==> flow/design.v <==
module basys3_leds_demo(
    input  clk,          
    output [15:0] led    
    );
    reg [21:0] refresh_clk_counter = 0;
    reg [15:0] binary_count = 0;  
    always @(posedge clk) begin
        refresh_clk_counter <= refresh_clk_counter + 1;  
        if(refresh_clk_counter==0) begin
             binary_count <= binary_count + 1;   
        end
    end
    assign led = binary_count[15:0];
endmodule
# From RTL to reports: basys3_leds_demo
# Tool output for the design above, in the order of the flow.
# Lines are those of the file above, counted from 1.
# Operators carry their Yosys type and port widths (W data, S select, Z words).
# Cell names lack the library's common part.
# The mark - stands for no value.
# inputs
design,basys3_leds_demo
clock,clk
cell_library,sky130hd
corner,tt_025C_1v80

# Word level
# Counts by Yosys on the flattened word-level netlist (proc, flatten, opt, wreduce; memories kept). Register bits leave out memories and registers merged into their read ports (data or address); mux counts leave out enables and synchronous resets folded into registers. Print and check cells are left out. Cells with the same type and inputs are merged into one.
# bits
reg_bits,38
elab_cells,5
# op_classes
addsub,2
reduce_logical,1
# op_table
operator,n
$add A22 B1 Y22 const B,1
$logic_not A22 Y1,1
$add A16 B1 Y16 const B,1

# Longest topological paths
# Depth = most cells in a row (Yosys ltp): at word level without a register or memory, in the mapped netlist without a sequential cell, where the memories' decode and read muxes count.
# depth
word_depth,1
ABC_AREA,1
ltp_mapped,8
ltp_nobuf,8

# Netlist
# The flow's flattened synthesis, as Yosys stat reports it; memories are mapped. The netlist is that of the ABC_AREA named above (0 if unset); the other value can give another one.
# mapped
stdcells,229
synth_area_um2,1889.3
sequential_area_um2,920.9
ff_cells,38
n_buf,0
# by_type
cell_type,n
edfxtp_1,16
dfxtp_1,22
nand2_1,61
xor2_1,18
nor2_1,39
inv_1,26
nand3_1,17
xnor2_1,7
nor2_4,5
ha_1,3
nand4_1,4
nand2_2,3
nand3b_1,2
o21ai_0,3
nand2_4,1
and2_1,1
nor2_2,1

# Timing after synthesis
# Source: OpenSTA report_checks on the synthesized netlist (no wires, ideal clock, input and output delay 20% of the period each), path of least setup slack; recovery checks are left aside. Register names are those of the netlist, which keeps one name where synthesis merged equal registers.
# synth_path
path_kind,register to register
start,reg refresh_clk_counter[0]
end,reg binary_count[0]
clock_period_ps,1950
setup_ps,389
t_arrival_ps,1454
setup_slack_ps,107
delay_ps,1843
driving_pins,7
synth_period_reached_ps,1843
# "delay_ps" = arrival - input delay + setup time.
# "driving_pins": output pins that drive a net of the path, with the launching flip-flop's if there is one; two outputs of one cell count as two.
# "synth_period_reached_ps" = period - worst setup slack (recovery checks aside). The figure is calculated, with input and output delays left at 20% of the set period.
# Between the ends stands the longest chain of elaborated cells between them, by number of cells; it is not shown to be the way that was timed. Of several equally long chains one is given.
# Each line given opens the expression or statement behind the cell; cells for indexed reads and writes are added by Yosys, which also makes memories of some case tables.
# synth_via
cell_sequence,dfxtp_1 inv_1 ha_1 nand2_1 nor2_1 nand2_1 nor2_1
elab_chain_len,1
cells_between,1
cone_lines,1
# synth_lines
element,line,rtl
start: declaration,5,reg [21:0] refresh_clk_counter = 0;
start: assignment,8,refresh_clk_counter <= refresh_clk_counter + 1;
$logic_not A22 Y1,9,if(refresh_clk_counter==0) begin
end: assignment,10,binary_count <= binary_count + 1;
end: declaration,6,reg [15:0] binary_count = 0;

Record of 2 stored runs of the RTL-to-layout flow on basys3_leds_demo, platform sky130hd. The runs are unordered. Constraints: input delay and output delay 20% of the set period each, output load 0.01 pF.

Run 1, flow files:
==> flow/run.sh <==
#!/bin/bash
# the make line also repeats the synthesis and layout settings of config.mk as NAME=value (left out here)
make -C /OpenROAD-flow-scripts/flow DESIGN_CONFIG=/design/flow/config.mk WORK_HOME=/design/flow/orfs CLKGATE_MAP_FILE= finish
==> flow/config.mk <==
export PLATFORM = sky130hd
export DESIGN_NAME = basys3_leds_demo
export DESIGN_NICKNAME = basys3_leds_demo
export VERILOG_FILES = /design/flow/design.v
export SDC_FILE = /design/flow/constraint.sdc
export NUM_CORES = 4
export LEC_CHECK = 0
export ABC_AREA = 1
export CAP_MARGIN = 20
export CELL_PAD_IN_SITES_DETAIL_PLACEMENT = 0
export CELL_PAD_IN_SITES_GLOBAL_PLACEMENT = 3
export CORE_ASPECT_RATIO = 1.53
export CORE_MARGIN = 2
export CORE_UTILIZATION = 62
export GPL_ROUTABILITY_DRIVEN = 0
export PLACE_DENSITY_LB_ADDON = 0.01
export SETUP_SLACK_MARGIN = 0.37
export SLEW_MARGIN = 20
export TNS_END_PERCENT = 10
==> flow/constraint.sdc <==
create_clock -name core_clock -period 3.09 [get_ports {clk}]
set_input_delay 0.6180 -clock core_clock [delete_from_list [all_inputs] [get_ports {clk}]]
set_output_delay 0.6180 -clock core_clock [all_outputs]
set_load 0.01 [all_outputs]

Run 1: no final report: placement broke off with FLW-0024

Run 2, flow files:
==> flow/run.sh <==
#!/bin/bash
# the make line also repeats the synthesis and layout settings of config.mk as NAME=value (left out here)
make -C /OpenROAD-flow-scripts/flow DESIGN_CONFIG=/design/flow/config.mk WORK_HOME=/design/flow/orfs CLKGATE_MAP_FILE= finish
==> flow/config.mk <==
export PLATFORM = sky130hd
export DESIGN_NAME = basys3_leds_demo
export DESIGN_NICKNAME = basys3_leds_demo
export VERILOG_FILES = /design/flow/design.v
export SDC_FILE = /design/flow/constraint.sdc
export NUM_CORES = 4
export LEC_CHECK = 0
export CAP_MARGIN = 20
export CELL_PAD_IN_SITES_DETAIL_PLACEMENT = 2
export CORE_MARGIN = 2
export CORE_UTILIZATION = 60
export CTS_CLUSTER_SIZE = 10
export GPL_ROUTABILITY_DRIVEN = 1
export MAX_ROUTING_LAYER = met5
export MIN_ROUTING_LAYER = met1
export PLACE_DENSITY_LB_ADDON = 0.18
export SLEW_MARGIN = 15
export TNS_END_PERCENT = 30
==> flow/constraint.sdc <==
create_clock -name core_clock -period 1.59 [get_ports {clk}]
set_input_delay 0.3180 -clock core_clock [delete_from_list [all_inputs] [get_ports {clk}]]
set_output_delay 0.3180 -clock core_clock [all_outputs]
set_load 0.01 [all_outputs]

Run 2: no final report: placement broke off with DPL-0033
